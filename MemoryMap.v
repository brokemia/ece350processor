==> flow/design.v <==
module MemoryMap(
    input clk,
    input wire [11:0]       addr,
    input wire [31:0]       dataIn,
    output reg [31:0]       dataOut,
    input wire              writeEnable,
    input wire [31:0]       RAM_out,
    output wire             RAM_write,
    input wire [4:0]        BTN,
    input wire              SD_responseByte,
    input wire [7:0]        SD_response,
    output     [47:0]       SD_cmd,
    output reg              SD_start,
    output reg              UART_setAddr,
    output     [11:0]       UART_addr,
    input wire [7:0]        UART_lastByte);
    assign RAM_write = writeEnable && !addr[11];
    assign UART_addr = dataIn[11:0];
    reg [47:0] SD_cmd_reg = 48'b0;
    always @(posedge clk) begin
        UART_setAddr = 1'b0;
        if(writeEnable) begin
            case ({addr[11], addr[2:0]})
                4'b1010: begin
                    SD_cmd_reg[31:0] <= dataIn;
                end
                4'b1011: begin
                    SD_cmd_reg[47:32] <= dataIn[15:0];
                    SD_start <= dataIn[31];
                end
                4'b1100: begin
                    UART_setAddr = 1'b1;
                end
            endcase
        end
    end
    always @(addr, RAM_out, BTN, SD_responseByte, SD_response) begin
        case ({addr[11], addr[2:0]})
            4'b1000: begin
                dataOut = BTN;
            end
            4'b1001: begin
                dataOut = { SD_responseByte, 23'b0, SD_responseBuffer };
            end
            4'b1010: begin
                dataOut = SD_cmd_reg[31:0];
            end
            4'b1011: begin
                dataOut = { SD_start, 15'b0, SD_cmd_reg[47:32] };
            end
            4'b1100: begin
                dataOut = UART_lastByte;
            end
            default: begin
                dataOut = RAM_out;
            end
        endcase
    end
    assign SD_cmd = SD_cmd_reg;
    reg [7:0] SD_responseBuffer = 8'hFF;
    always @(SD_responseByte) begin
        SD_responseBuffer <= SD_response;
    end
endmodule
-- Reports on MemoryMap
What the tools print for MemoryMap, step after step.
Lines are those of the file above, counted from 1.
Operators: Yosys type, input widths -> output width; for muxes data width and select width s.
Not given: --
- top module: MemoryMap
- clock port: clk
- standard-cell library: sky130hd
- timing corner: tt_025C_1v80

-- After elaboration
Counts by Yosys on the flattened word-level netlist (proc, flatten, opt, wreduce; memories kept). Register bits leave out memories and registers merged into their read ports (data or address); mux counts leave out enables and synchronous resets folded into registers. Print and check cells are left out. Cells with the same type and inputs are merged into one.
- noted bits in read-only memories: 0
- memory cells at 0
- output and inout port bits: 95
- clocked read ports x word width at 0
- elaborated cells: 15
- noted flip-flop bits (word level): 50
- input port bits: 100
- noted bits in latches: 0
- RAM bits at 0
- equality and inequality tests at 5
- reduce/logical cells: 4
- noted add/subtract/negate cells: 0
- multiply operators: 0
- noted magnitude comparators: 0
- div/mod/pow operators: 0
- mux-type cells: 2
- shift operators: 0
- noted bitwise logic cells: 0
- operator list (kind ; count):
    $pmux 32 s5 ; 1
    $eq 4x4->1 const B ; 5
    $reduce_and 2->1 ; 2
    $logic_and 1x1->1 ; 1
    $logic_not 1->1 ; 1
    $mux 1 ; 1

-- Longest topological paths
Depth = most cells in a row (Yosys ltp): at word level without a register or memory, in the mapped netlist without a sequential cell, where the memories' decode and read muxes count.
- word-level depth: 2
- noted ABC_AREA: 0
- depth in mapped cells at 5
- mapped depth without buffers: 3

-- Mapped cells and area
Yosys stat after the flow's synthesis: flattened, memories mapped to cells. It holds for the ABC_AREA given above (unset counts as 0); a run with the other value may have another netlist.
- cell area after synthesis at 0.0024186 mm^2
- cell count: 179
- noted mapped flip-flops: 50
- area of sequential cells at 0.0014914 mm^2
- buffers: 26
- cell types (cell type ; count ; area in all (um^2)):
    sky130_fd_sc_hd__edfxtp_1 ; 49 ; 1.47E+03
    sky130_fd_sc_hd__a22o_1 ; 15 ; 131.376
    sky130_fd_sc_hd__buf_4 ; 15 ; 112.608
    sky130_fd_sc_hd__mux2_2 ; 8 ; 90.086
    sky130_fd_sc_hd__a221o_1 ; 8 ; 80.077
    sky130_fd_sc_hd__and2_1 ; 12 ; 75.072
    sky130_fd_sc_hd__a21oi_1 ; 8 ; 40.038
    sky130_fd_sc_hd__o21ai_0 ; 8 ; 40.038
    sky130_fd_sc_hd__nand2_1 ; 10 ; 37.536
    sky130_fd_sc_hd__nor2b_1 ; 6 ; 37.536
    sky130_fd_sc_hd__a31oi_1 ; 5 ; 31.28
    sky130_fd_sc_hd__a222oi_1 ; 3 ; 30.029
    sky130_fd_sc_hd__buf_2 ; 6 ; 30.029
    sky130_fd_sc_hd__a41oi_1 ; 3 ; 26.275
    sky130_fd_sc_hd__buf_6 ; 2 ; 22.522
    sky130_fd_sc_hd__dfxtp_1 ; 1 ; 20.019
    sky130_fd_sc_hd__mux2i_1 ; 2 ; 20.019
    sky130_fd_sc_hd__nor3b_1 ; 2 ; 15.014
Other cell types: 13; their cells: 16.

-- Path before layout
Source: OpenSTA report_checks on the synthesized netlist (no wires, ideal clock, input and output delay 20% of the period each), path of least setup slack; recovery checks are left aside. Register names are those of the netlist, which keeps one name where synthesis merged equal registers.
- path type: input to register
- start: input port addr[11]
- end: register SD_cmd_reg[0]
- buffers on the path: 2
- noted setup time: 0.392 ns
- noted setup slack: -0.083 ns
- noted delay of the path: 1.907 ns
- required time at 1.888 ns
- clock period at 2.28 ns
- input delay: 0.456 ns
- noted launch time at the first pin: 0.456 ns
- arrival time: 1.971 ns
- driving pins on the path: 5
- synthesis period reached at 2.363 ns
"delay of the path" = arrival - input delay + setup time.
"driving pins on the path" counts driving pins, that of a launching flip-flop among them; a cell with two outputs on the path counts twice.
"synthesis period reached" = period - worst setup slack (recovery checks aside). The figure is calculated, with input and output delays left at 20% of the set period.
The rows between start and end are the longest chain of elaborated cells between them; the timing report does not say that the signal goes this way. Where chains are equally long, one stands for them.
A line is the first line of the expression or statement that the cell stems from. Yosys adds cells for indexed reads and writes and turns some case tables into memories.
- cell sequence: sky130_fd_sc_hd__buf_2 -> sky130_fd_sc_hd__nand2_1 -> sky130_fd_sc_hd__nor3_2 -> sky130_fd_sc_hd__buf_2 -> sky130_fd_sc_hd__and2_1
- length of the longest elaborated chain at 2
- noted elaborated cells on any way between the ends: 2
- those cells by class: eq/ne (1); reduce/logical (1)
- RTL lines, path after synthesis (item ; line ; RTL):
    start: declaration ; 3 ; input wire [11:0]       addr,
    $eq 4x4->1 ; 23 ; case ({addr[11], addr[2:0]})
    $reduce_and 2->1 ; -- ;
    end: assignment ; 25 ; SD_cmd_reg[31:0] <= dataIn;
    end: declaration ; 19 ; reg [47:0] SD_cmd_reg = 48'b0;

-- Worst path after layout
Path of least setup slack in the final report of flow run A (OpenROAD, finished layout, wires in). Where an end is a register, its clock arrival counts in the times.
- path type: input to output
- start: input port addr[2]
- end: output port dataOut[9]
- driving pins on the path: 7
- noted launch time at the first pin: 0.50 ns
- noted setup slack: 0.04 ns
- clock period at 2.5 ns
- required time at 2.00 ns
- input delay: 0.50 ns
- noted external output delay: 0.50 ns
- arrival time: 1.96 ns
- buffers on the path: 4
The rows between start and end are the longest chain of elaborated cells between them; the timing report does not say that the signal goes this way. Where chains are equally long, one stands for them.
- cell sequence: sky130_fd_sc_hd__clkdlybuf4s15_1 -> sky130_fd_sc_hd__buf_4 -> sky130_fd_sc_hd__o21ai_2 -> sky130_fd_sc_hd__nand2_2 -> sky130_fd_sc_hd__clkbuf_16 -> sky130_fd_sc_hd__a221o_1 -> sky130_fd_sc_hd__dlygate4sd2_1
- length of the longest elaborated chain at 2
- noted elaborated cells on any way between the ends: 6
- those cells by class: eq/ne (5); mux (1)
- RTL lines, path after layout (item ; line ; RTL):
    start: declaration ; 3 ; input wire [11:0]       addr,
    $eq 4x4->1 ; 38 ; case ({addr[11], addr[2:0]})
    $pmux 32 s5 ; 38 ;
    end: declaration ; 5 ; output reg [31:0]       dataOut,

Stored flow runs of MemoryMap (2 of them; Yosys, OpenROAD, sky130hd). They differ in their settings and are not a sequence. Constraints: input delay and output delay 20% of the set period each, output load 0.01 pF.
"worst setup path time": the worst setup path's part of the clock period (all of it between registers, 20% less for each end at a port) less its slack. A launch clock that arrives late makes it longer, a capture clock that arrives late makes it shorter.
By "total power of the final layout" is meant OpenSTA's value without simulated activity: inputs other than the clock are taken to toggle once in ten clock periods, and the tool carries that through the logic.

Flow run A

==> flow/run.sh <==
#!/bin/bash
# the make line also repeats the synthesis and layout settings of config.mk as NAME=value (left out here)
make -C /OpenROAD-flow-scripts/flow DESIGN_CONFIG=/design/flow/config.mk WORK_HOME=/design/flow/orfs CLKGATE_MAP_FILE= finish
==> flow/config.mk <==
export PLATFORM = sky130hd
export DESIGN_NAME = MemoryMap
export DESIGN_NICKNAME = MemoryMap
export VERILOG_FILES = /design/flow/design.v
export SDC_FILE = /design/flow/constraint.sdc
export NUM_CORES = 4
export LEC_CHECK = 0
export CAP_MARGIN = 20
export CORE_MARGIN = 2
export CORE_UTILIZATION = 40
export SLEW_MARGIN = 20
==> flow/constraint.sdc <==
create_clock -name core_clock -period 2.5 [get_ports {clk}]
set_input_delay 0.5000 -clock core_clock [delete_from_list [all_inputs] [get_ports {clk}]]
set_output_delay 0.5000 -clock core_clock [all_outputs]
set_load 0.01 [all_outputs]

Measured in flow run A:
- noted the worst setup path time: 1.46 ns
- critical path type: input to output
- utilization after routing: 77.6 %
- chip area in the Yosys report: 0.0024186 mm^2
- setup slack of the critical path: 0.042 ns
- total die area: 0.0066847 mm^2
- final setup TNS at 0.000 ns
- total power of the final layout: 1.827 mW

Flow run B

==> flow/run.sh <==
#!/bin/bash
# the make line also repeats the synthesis and layout settings of config.mk as NAME=value (left out here)
make -C /OpenROAD-flow-scripts/flow DESIGN_CONFIG=/design/flow/config.mk WORK_HOME=/design/flow/orfs CLKGATE_MAP_FILE= finish
==> flow/config.mk <==
export PLATFORM = sky130hd
export DESIGN_NAME = MemoryMap
export DESIGN_NICKNAME = MemoryMap
export VERILOG_FILES = /design/flow/design.v
export SDC_FILE = /design/flow/constraint.sdc
export NUM_CORES = 4
export LEC_CHECK = 0
export CAP_MARGIN = 10
export CELL_PAD_IN_SITES_DETAIL_PLACEMENT = 2
export CORE_ASPECT_RATIO = 1.37
export CORE_MARGIN = 2
export CORE_UTILIZATION = 39
export CTS_CLUSTER_DIAMETER = 261
export SETUP_SLACK_MARGIN = 0.16
export SLEW_MARGIN = 20
==> flow/constraint.sdc <==
create_clock -name core_clock -period 4.15 [get_ports {clk}]
set_input_delay 0.8300 -clock core_clock [delete_from_list [all_inputs] [get_ports {clk}]]
set_output_delay 0.8300 -clock core_clock [all_outputs]
set_load 0.01 [all_outputs]

Flow run B: did not finish, placement stopped with DPL-0033.
