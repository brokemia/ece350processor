==> flow/design.v <==
module SDController(
    inout [7:0] SD,
    input clk,
    input [47:0] cmd,
    input start,
    output reg responseByte = 1'b0,  
    output reg [7:0] response
);
    assign SD[0] = 1'b0;
    assign SD[2] = clk;
    reg started = 1'b0;
    assign SD[7] = 1'b0;
    wire byteCntReset;
    wire [3:0] byteCnt;
    wire byteDone;
    assign byteDone = byteCnt[0] & byteCnt[1] & byteCnt[2];
    counter4 ByteCounter(byteCnt, clk, started, byteCntReset);
    assign byteCntReset = startPulse | byteCnt[3];
    reg [7:0] responseBuffer = 8'hFF;
    assign SD[3] = started ? cmdBuffer[47] : 1'b1;
    reg [47:0] cmdBuffer = 48'd0;
    reg startPulse = 1'b0;
    reg lastStart = 1'b0;
    always @(posedge clk) begin
        cmdBuffer <= {cmdBuffer[46:0], 1'b1};
        if (started) begin
            startPulse <= 1'b0;
            responseBuffer <= {responseBuffer[6:0], SD[4]};
            if(byteDone) begin
                responseByte <= ~responseByte;
                response <= responseBuffer;
            end
        end
        if (start && !lastStart) begin
            started <= 1'b1;
            startPulse <= 1'b1;
            responseBuffer <= 8'hFF;
            cmdBuffer <= cmd;
        end
        lastStart <= start;
    end
endmodule
module counter6(out, clk, en, clr);
    input clk, en, clr;
    output [5:0] out;
    wire toggle2, toggle3, toggle4, toggle5;
    tff Bit1(out[0], 1'b1, clk, en, clr);
    tff Bit2(out[1], out[0], clk, en, clr);
    and Toggle2(toggle2, out[1], out[0]);
    tff Bit3(out[2], toggle2, clk, en, clr);
    and Toggle3(toggle3, out[2], out[1], out[0]);
    tff Bit4(out[3], toggle3, clk, en, clr);
    and Toggle4(toggle4, out[3], out[2], out[1], out[0]);
    tff Bit5(out[4], toggle4, clk, en, clr);
    and Toggle5(toggle5, out[4], out[3], out[2], out[1], out[0]);
    tff Bit6(out[5], toggle5, clk, en, clr);
endmodule
module counter4(out, clk, en, clr);
    input clk, en, clr;
    output [3:0] out;
    wire toggle2, toggle3;
    tff Bit1(out[0], 1'b1, clk, en, clr);
    tff Bit2(out[1], out[0], clk, en, clr);
    and Toggle2(toggle2, out[1], out[0]);
    tff Bit3(out[2], toggle2, clk, en, clr);
    and Toggle3(toggle3, out[2], out[1], out[0]);
    tff Bit4(out[3], toggle3, clk, en, clr);
endmodule
module counter3(out, clk, en, clr);
    input clk, en, clr;
    output [2:0] out;
    wire toggle2;
    tff Bit1(out[0], 1'b1, clk, en, clr);
    tff Bit2(out[1], out[0], clk, en, clr);
    and Toggle2(toggle2, out[1], out[0]);
    tff Bit3(out[2], toggle2, clk, en, clr);
endmodule
module tff(q, t, clk, en, clr);
    input t, clk, en, clr;
    output q;
    wire d, stayOn, toggleOn, notToggle, notOut;
    not NotToggle(notToggle, t);
    not NotOut(notOut, q);
    and StayOn(stayOn, notToggle, q);
    and ToggleOn(toggleOn, t, notOut);
    or D(d, stayOn, toggleOn);
    dffe_ref DFF(q, d, clk, en, clr);
endmodule
module dffe_ref(q, d, clk, en, clr);
   input d, clk, en, clr;
   wire clr;
   output q;
   reg q;
   initial
   begin
       q = 1'b0;
   end
   always @(posedge clk or posedge clr) begin
       if (clr) begin
           q <= 1'b0;
       end else if (en) begin
           q <= d;
       end
   end
endmodule
== Reports on SDController ==
What the tools print for SDController, step after step.
Lines are those of the file above, counted from 1.
Operators carry their Yosys type and port widths (W data, S select, Z words).
Cell names lack the library's common part.
Not given: -

* Top: SDController
* Clock: clk
* Cell library: sky130hd
* Timing corner: tt_025C_1v80

== Word-level counts ==
Counts by Yosys on the flattened word-level netlist (proc, flatten, opt, wreduce; memories kept). Register bits leave out memories and registers merged into their read ports (data or address). Print and check cells are left out. Cells with the same type and inputs are merged into one.

* Bits in registers: 72
* Bits in latches: 0
* Bits in writable memories: 0
* Memory bits (read-only): 0
* Clocked read ports x word width: 0
* Memories: 0
* Bits of input ports: 50
* Output and inout port bits: 17
* Cells after elaboration: 38

* $add $sub $neg: 0
* $mul: 0
* Div/mod/pow operators: 0
* $lt $le $gt $ge: 0
* Equal/unequal tests: 0
* Shift-type cells: 0
* Muxes and demuxes: 2
* Bitwise logic cells: 21
* Reduce/logical cells: 3

{| class="wikitable"
|+ Operators with widths
! kind !! count
|-
| $mux W48 || 1
|-
| $and A1 B1 Y1 || 10
|-
| $not A1 Y1 || 7
|-
| $or A1 B1 Y1 || 4
|-
| $reduce_and A2 Y1 || 1
|-
| $logic_and A1 B1 Y1 || 1
|-
| $logic_not A1 Y1 || 1
|-
| $mux W1 || 1
|}

== Longest topological paths ==
Longest topological path by Yosys (ltp), each cell counted once; first at word level (registers and memories cut), then after technology mapping (sequential cells cut; the memories' decode and read muxes count).

* Depth in word-level cells: 5
* ABC_AREA: 1
* Mapped depth: 7

== Synthesis result ==
Source: synth_stat.txt of the flow (Yosys; design flattened, memories mapped). It holds for the ABC_AREA given above (unset counts as 0); a run with the other value may have another netlist.
The area totals of this step are shown rounded.

* Mapped cells: 283
* Cell area after synthesis: 2400 um2
* Area of sequential cells: 1600 um2
* Mapped flip-flops: 72

{| class="wikitable"
|+ Cells by type
! cell !! count !! area in all (um2)
|-
| dfxtp_1 || 58 || 1.16E+03
|-
| nand2_1 || 168 || 630.605
|-
| edfxtp_1 || 10 || 300.288
|-
| dfrtp_1 || 4 || 100.096
|-
| buf_4 || 8 || 60.058
|-
| nand3_1 || 8 || 40.038
|-
| buf_2 || 6 || 30.029
|-
| ha_1 || 2 || 25.024
|-
| buf_6 || 2 || 22.522
|-
| inv_1 || 5 || 18.768
|-
| nor2_1 || 4 || 15.014
|-
| xor2_1 || 1 || 8.758
|-
| conb_1 || 2 || 7.507
|-
| nand2_2 || 1 || 6.256
|-
| or2_1 || 1 || 6.256
|-
| or2_2 || 1 || 6.256
|-
| nor3_1 || 1 || 5.005
|-
| inv_2 || 1 || 3.754
|}

Appendix: runs

SDController through Yosys and OpenROAD on sky130hd: 2 stored runs, unordered, with their settings. The constraints put input and output delay at 20% of the set period each and load the outputs with 0.01 pF.

=== Job 1 ===
{| class="wikitable"
! Setting !! Value
|-
| period_ns || 1.83
|-
| CORE_UTILIZATION || 26
|-
| SETUP_SLACK_MARGIN || 0.37
|-
| PLACE_DENSITY || 0.61
|-
| CORE_ASPECT_RATIO || 0.92
|-
| TNS_END_PERCENT || 25
|-
| ABC_AREA || 1
|-
| CTS_CLUSTER_SIZE || 24
|-
| CTS_CLUSTER_DIAMETER || 305
|-
| SLEW_MARGIN || 20
|-
| MIN_ROUTING_LAYER || met2
|-
| MAX_ROUTING_LAYER || met4
|-
| CAP_MARGIN || 20
|-
| CORE_MARGIN || 2
|}
Not finished: routing ended with error RSZ-0074.

=== Job 2 ===
{| class="wikitable"
! Setting !! Value
|-
| period_ns || 1.59
|-
| CORE_UTILIZATION || 15
|-
| SETUP_SLACK_MARGIN || 0.21
|-
| PLACE_DENSITY_LB_ADDON || 0.08
|-
| CELL_PAD_IN_SITES_GLOBAL_PLACEMENT || 1
|-
| CELL_PAD_IN_SITES_DETAIL_PLACEMENT || 2
|-
| TNS_END_PERCENT || 95
|-
| GPL_TIMING_DRIVEN || 1
|-
| CTS_CLUSTER_SIZE || 42
|-
| CTS_CLUSTER_DIAMETER || 297
|-
| SLEW_MARGIN || 5
|-
| MIN_ROUTING_LAYER || met2
|-
| MAX_ROUTING_LAYER || met4
|-
| CAP_MARGIN || 20
|-
| CORE_MARGIN || 2
|}
Not finished: routing ended with error RSZ-0074.
